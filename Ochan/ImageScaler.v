==> flow/design.v <==
module ImageScaler(
  clk,
  en,
  finish,
  round_scale,
  face_found,
  face_status,
  addr_request,
  addr_scale,
  endScale,
  x,
  y,
  wr_En
);
  input   clk;
  input   en;
  input   finish;
  input   [4:0]  round_scale;
  input   face_found;
  input   face_status;
  output  [18:0] addr_request;
  output  [18:0] addr_scale;
  output  endScale;
  output  [9:0 ]x;
  output  [8:0] y;
  output reg wr_En;
  wire  [12:0] scale_factor;
  wire  limit;
  wire  [18:0] limit_addr_request;
  wire  [13:0] L;
  wire  buffer_full;
  assign limit = (addr_request==limit_addr_request);
  assign endScale = limit;
  assign scale_factor = (round_scale==5'd0)?  13'd16:         
                        (round_scale==5'd1)?  13'd23:         
                        (round_scale==5'd2)?  13'd33:         
                        (round_scale==5'd3)?  13'd48:         
                        (round_scale==5'd4)?  13'd69:         
                        (round_scale==5'd5)?  13'd99:         
                        (round_scale==5'd6)?  13'd143:         
                        (round_scale==5'd7)?  13'd205:         
                        (round_scale==5'd8)?  13'd296:         
                        (round_scale==5'd9)?  13'd426:         
                        (round_scale==5'd10)? 13'd613:         
                        (round_scale==5'd11)? 13'd883:        
                        (round_scale==5'd12)? 13'd1272:        
                        (round_scale==5'd13)? 13'd1832:        
                        (round_scale==5'd14)? 13'd2638:        
                        (round_scale==5'd15)? 13'd3798:        
                        (round_scale==5'd16)? 13'd5469:        
                        (round_scale==5'd17)? 13'd7876:13'd16;  
  assign limit_addr_request = (round_scale==5'd0)?  19'd307200:          
                              (round_scale==5'd1)?  19'd213704:          
                              (round_scale==5'd2)?  19'd148946:          
                              (round_scale==5'd3)?  19'd102400:          
                              (round_scale==5'd4)?  19'd71234:           
                              (round_scale==5'd5)?  19'd49648:           
                              (round_scale==5'd6)?  19'd34372:           
                              (round_scale==5'd7)?  19'd23976:           
                              (round_scale==5'd8)?  19'd16605:           
                              (round_scale==5'd9)? 19'd11538:            
                              (round_scale==5'd10)? 19'd8018:            
                              (round_scale==5'd11)? 19'd5566:            
                              (round_scale==5'd12)? 19'd3864:            
                              (round_scale==5'd13)? 19'd2682:            
                              (round_scale==5'd14)? 19'd1863:            
                              (round_scale==5'd15)? 19'd1294:            
                              (round_scale==5'd16)? 19'd898:             
                              (round_scale==5'd17)? 19'd624:19'd307200;  
  assign L                  = (round_scale==5'd0)?  14'd12200:          
                              (round_scale==5'd1)?  14'd10167:          
                              (round_scale==5'd2)?  14'd8476:          
                              (round_scale==5'd3)?  14'd7070:          
                              (round_scale==5'd4)?  14'd5911:           
                              (round_scale==5'd5)?  14'd4923:           
                              (round_scale==5'd6)?  14'd4106:           
                              (round_scale==5'd7)?  14'd3441:           
                              (round_scale==5'd8)?  14'd2871:           
                              (round_scale==5'd9)?  14'd2396:            
                              (round_scale==5'd10)? 14'd1997:            
                              (round_scale==5'd11)? 14'd1674:            
                              (round_scale==5'd12)? 14'd1408:            
                              (round_scale==5'd13)? 14'd1180:            
                              (round_scale==5'd14)? 14'd990:            
                              (round_scale==5'd15)? 14'd838:            
                              (round_scale==5'd16)? 14'd705:             
                              (round_scale==5'd17)? 14'd591:10'd12200;  
  wire [27:0] temp_mult;
  wire [18:0] temp_addr_scale;
  reg [18:0] addr;
  reg [18:0] temp_addr;
  assign buffer_full = (addr >= L);
  assign temp_mult = addr*scale_factor;
  assign temp_addr_scale = temp_mult>>4;
  assign addr_request = en? addr : 19'd0;
  assign addr_scale = en? (temp_mult[3]? temp_addr_scale+19'd1:temp_addr_scale): 19'd0;
  assign x = addr_scale%10'd640;
  assign y = face_found? addr_scale/10'd640:9'd0;
  always@(posedge clk) begin
    if(!en) begin
      addr <= 0;
      wr_En <= 0;
    end
    else begin
      if(!limit) begin
        if(!buffer_full | (face_status & !finish)) begin
          addr <= addr + 19'd1;
          wr_En <= 1'd1;
        end
        else 
          wr_En <= 0;
      end
      else begin
        if (finish)
          wr_En <= 0;
      end
    end
  end
endmodule
* Step by step through the tools: ImageScaler
Tool output for the design above, in the order of the flow. Line numbers count from 1 in the design file above. Operators: Yosys type, input widths -> output width; for muxes data width and select width s. Library cell names are shortened. The mark -- stands for no value.
Set-up: top module ImageScaler, clock clk, cell library sky130hd, timing corner tt_025C_1v80

* Elaborated design
Yosys after proc, flatten, opt, wreduce and memory -nomap, before mapping. Memory bits, and registers merged into a memory's read port (data or address), are not among the register bits. Print and check cells are not counted. Equal cells are merged and count once.
Cells by class: $add $sub $neg 2, multiply operators 1, div/mod/pow operators 2, order comparisons 1, equal/unequal tests 19, muxes and demuxes 61, bitwise logic cells 3, reduce/logical cells 4
Operators with widths (count):
- $mux 19 | 21
- $mul 19x13->23 | 1
- $mux 13 | 22
- $div 19x10->19 const B | 1
- $mod 19x10->19 const B | 1
- $mux 9 | 5
- $mux 11 | 4
- $mux 14 | 3
- $eq 5x4->1 const B | 8
- $add 19x1->19 const B | 2
- $mux 12 | 3
- $eq 5x3->1 const B | 4
- $ge 19x14->1 | 1
- $eq 19x19->1 | 1
- $eq 5x2->1 const B | 2
- $eq 5x5->1 const B | 2
- $eq 5x1->1 const B | 1
- $logic_not 5->1 | 1
- $mux 1 | 3
- $logic_not 1->1 | 2
- $ne 2x2->1 const B | 1
- $reduce_and 2->1 | 1
- $and 1x1->1 | 1
- $or 1x1->1 | 1
- $not 1->1 | 1
Word-level totals: register bits after elaboration 20, input bits 10, output and inout port bits 59, word-level cells 95

* Logic depth
Longest topological path by Yosys (ltp), each cell counted once; first at word level (registers and memories cut), then after technology mapping (sequential cells cut; the memories' decode and read muxes count).
Depth: depth in word-level cells 25, ABC_AREA 0, gate-level depth with buffers 45, depth with buffers taken out 38

* After synthesis
Yosys stat after the flow's synthesis: flattened, memories mapped to cells. It holds for the ABC_AREA given above (unset counts as 0); a run with the other value may have another netlist.
Synthesis totals: cell count 1481, cell area after synthesis 11138.2 sq um, sequential part of the area 400.4 sq um, mapped flip-flops 20, buffer cells 92
Cells by type:
- fa_1 | count 153, area in all 3.06E+03 sq um
- inv_1 | count 213, area in all 799.517 sq um
- ha_1 | count 62, area in all 775.744 sq um
- nand2_1 | count 176, area in all 660.634 sq um
- and2_1 | count 100, area in all 625.6 sq um
- dfxtp_1 | count 20, area in all 400.384 sq um
- nor2_1 | count 105, area in all 394.128 sq um
- xnor2_1 | count 41, area in all 359.094 sq um
- a21oi_1 | count 71, area in all 355.341 sq um
- xor2_1 | count 31, area in all 271.51 sq um
- clkbuf_1 | count 67, area in all 251.491 sq um
- o21ai_0 | count 47, area in all 235.226 sq um
- nor2b_1 | count 32, area in all 200.192 sq um
- nand2b_1 | count 23, area in all 143.888 sq um
- nand3_1 | count 28, area in all 140.134 sq um
- nor3_1 | count 24, area in all 120.115 sq um
- and3_1 | count 17, area in all 106.352 sq um
- o21a_1 | count 12, area in all 90.086 sq um
Not listed: further types 82, cells in them 259.

* Worst setup path after synthesis
Path of least setup slack by OpenSTA after synthesis, without wires, with an ideal clock, recovery checks aside; 20% of the period is set as input and as output delay. Where synthesis merged equal registers, the netlist keeps one of their names.
Timing after synthesis: path type in2out, from input round_scale[3], to output x[9], clock period 30000 ps, input delay 6000 ps, external output delay 6000 ps, launch time at the first pin 6000 ps, arrival time 15970 ps, data required time 24000 ps, path slack 8030 ps, path delay 9970 ps, driving pins on the path 41, path buffers 7, synthesis period reached 21970 ps
"path delay" = arrival - input delay + setup time. A path that ends at an output port has no setup time. "driving pins on the path" counts driving pins, that of a launching flip-flop among them; a cell with two outputs on the path counts twice. "synthesis period reached" = period - worst setup slack (recovery checks aside). The figure is calculated, with input and output delays left at 20% of the set period. The rows between start and end are the longest chain of elaborated cells between them; the timing report does not say that the signal goes this way. Where chains are equally long, one stands for them. A line is the first line of the expression or statement that the cell stems from. Yosys adds cells for indexed reads and writes and turns some case tables into memories.
On the way, after synthesis: cell sequence buf_2 > clkbuf_1 > buf_1 > clkbuf_1 > nand2_1 > nor2_1 > o31a_1 > clkbuf_1 > nor2b_1 > fa_1 > inv_1 > fa_1 > inv_1 > fa_1 > inv_1 > fa_1 > fa_1 > inv_1 > (+5 left out) > o31a_1 > and3_2 > nand3_2 > or3_4 > nand3_1 > inv_1 > xnor2_1 > a221o_1 > a211oi_4 > nor4_1 > a311o_1 > o32a_4 > buf_6 > a2111oi_2 > o211ai_1 > nand2_1 > a21oi_1 > a311oi_1, cells in the longest elaborated chain 24, elaborated cells between the ends (all ways) 41, those cells by class add/sub (1); mul (1); div (1); eq/ne (17); mux (20); reduce/logical (1)
RTL lines, path after synthesis:
- from (decl) | line 18 | input   [4:0]  round_scale;
- $eq 5x5->1 | line 51 | (round_scale==5'd17)? 13'd7876:13'd16;
- $mux 13 | line 51
- $mux 13 | line 50 | (round_scale==5'd16)? 13'd5469:
- $mux 13 | line 49 | (round_scale==5'd15)? 13'd3798:
- $mux 13 | line 48 | (round_scale==5'd14)? 13'd2638:
- $mux 13 | line 47 | (round_scale==5'd13)? 13'd1832:
- $mux 13 | line 46 | (round_scale==5'd12)? 13'd1272:
- (+9 left out)
- $mux 13 | line 36 | (round_scale==5'd2)?  13'd33:
- $mux 13 | line 35 | (round_scale==5'd1)?  13'd23:
- $mux 13 | line 34 | assign scale_factor = (round_scale==5'd0)?  13'd16:
- $mul 19x13->23 | line 93 | assign temp_mult = addr*scale_factor;
- $add 19x1->19 | line 96 | assign addr_scale = en? (temp_mult[3]? temp_addr_scale+19'd1:temp_addr_scale): 19'd0;
- $mux 19 (2 in a row) | line 96
- $mod 19x10->19 | line 97 | assign x = addr_scale%10'd640;
- to (decl) | line 24 | output  [9:0 ]x;
Nets of the timed path that keep an RTL name, with a line that drives or declares them; the list need not be complete.
Named nets, after synthesis (line):
- addr_scale[15] | 96

* Timing after layout
Path of least setup slack in the final report of stored run 2 (OpenROAD, finished layout, wires in). Where an end is a register, its clock arrival counts in the times. The path's times are printed in steps of 10 ps; the period is the one set.
Timing post-layout: path type in2out, from input round_scale[0], to output x[7], clock period 23000 ps, input delay 4600 ps, external output delay 4600 ps, launch time at the first pin 4600 ps, arrival time 17030 ps, data required time 18400 ps, path slack 1370 ps, driving pins on the path 36, path buffers 3
The rows between start and end are the longest chain of elaborated cells between them; the timing report does not say that the signal goes this way. Where chains are equally long, one stands for them.
On the way, post-layout: cell sequence clkdlybuf4s50_1 > buf_4 > nor2b_1 > a21oi_1 > o21ai_1 > nand2_1 > fa_1 > fa_1 > fa_1 > inv_1 > fa_1 > inv_1 > fa_1 > inv_1 > ha_1 > o211ai_1 > nand2_1 > a2111oi_4 > o31a_1 > nand3_1 > or4_1 > nand3_1 > inv_2 > a32oi_1 > nor4_1 > a211oi_4 > nor4_1 > a311o_1 > o32a_4 > nor4b_1 > a21oi_1 > o211ai_1 > nand2_1 > o211a_1 > a211oi_1 > clkdlybuf4s50_1, cells in the longest elaborated chain 24, elaborated cells between the ends (all ways) 41, those cells by class add/sub (1); mul (1); div (1); eq/ne (17); mux (20); reduce/logical (1)
RTL lines, path post-layout:
- from (decl) | line 18 | input   [4:0]  round_scale;
- $eq 5x5->1 | line 51 | (round_scale==5'd17)? 13'd7876:13'd16;
- $mux 13 | line 51
- $mux 13 | line 50 | (round_scale==5'd16)? 13'd5469:
- $mux 13 | line 49 | (round_scale==5'd15)? 13'd3798:
- $mux 13 | line 48 | (round_scale==5'd14)? 13'd2638:
- $mux 13 | line 47 | (round_scale==5'd13)? 13'd1832:
- $mux 13 | line 46 | (round_scale==5'd12)? 13'd1272:
- (+9 left out)
- $mux 13 | line 36 | (round_scale==5'd2)?  13'd33:
- $mux 13 | line 35 | (round_scale==5'd1)?  13'd23:
- $mux 13 | line 34 | assign scale_factor = (round_scale==5'd0)?  13'd16:
- $mul 19x13->23 | line 93 | assign temp_mult = addr*scale_factor;
- $add 19x1->19 | line 96 | assign addr_scale = en? (temp_mult[3]? temp_addr_scale+19'd1:temp_addr_scale): 19'd0;
- $mux 19 (2 in a row) | line 96
- $mod 19x10->19 | line 97 | assign x = addr_scale%10'd640;
- to (decl) | line 24 | output  [9:0 ]x;

Ticket comment

Module ImageScaler, platform sky130hd: 2 stored runs of the flow (Yosys, OpenROAD) with differing settings, in no particular order. Input and output delays are each 20% of the period that was set; the output load is 0.01 pF.
[stored run 1] settings: period_ns=16.6, CORE_UTILIZATION=69, SETUP_SLACK_MARGIN=-1.29, PLACE_DENSITY_LB_ADDON=0.28, CELL_PAD_IN_SITES_GLOBAL_PLACEMENT=2, GPL_ROUTABILITY_DRIVEN=0, CTS_CLUSTER_DIAMETER=236, CAP_MARGIN=5, SLEW_MARGIN=40, MIN_ROUTING_LAYER=met2, CORE_MARGIN=2
[stored run 1] result: did not finish, placement stopped with FLW-0024
[stored run 2] settings: period_ns=23.0, CORE_UTILIZATION=27, PLACE_DENSITY_LB_ADDON=0.26, TNS_END_PERCENT=70, GPL_ROUTABILITY_DRIVEN=0, CTS_CLUSTER_SIZE=58, CAP_MARGIN=20, CORE_MARGIN=2, SLEW_MARGIN=20
[stored run 2] result: chip area after synthesis (Yosys) 11138.2 sq um, die area 42892.5 sq um, standard-cell area of the final layout 12369.4 sq um, utilization 0.304, worst setup slack after layout 1374 ps, total negative slack 0 ps, worst hold slack 523 ps
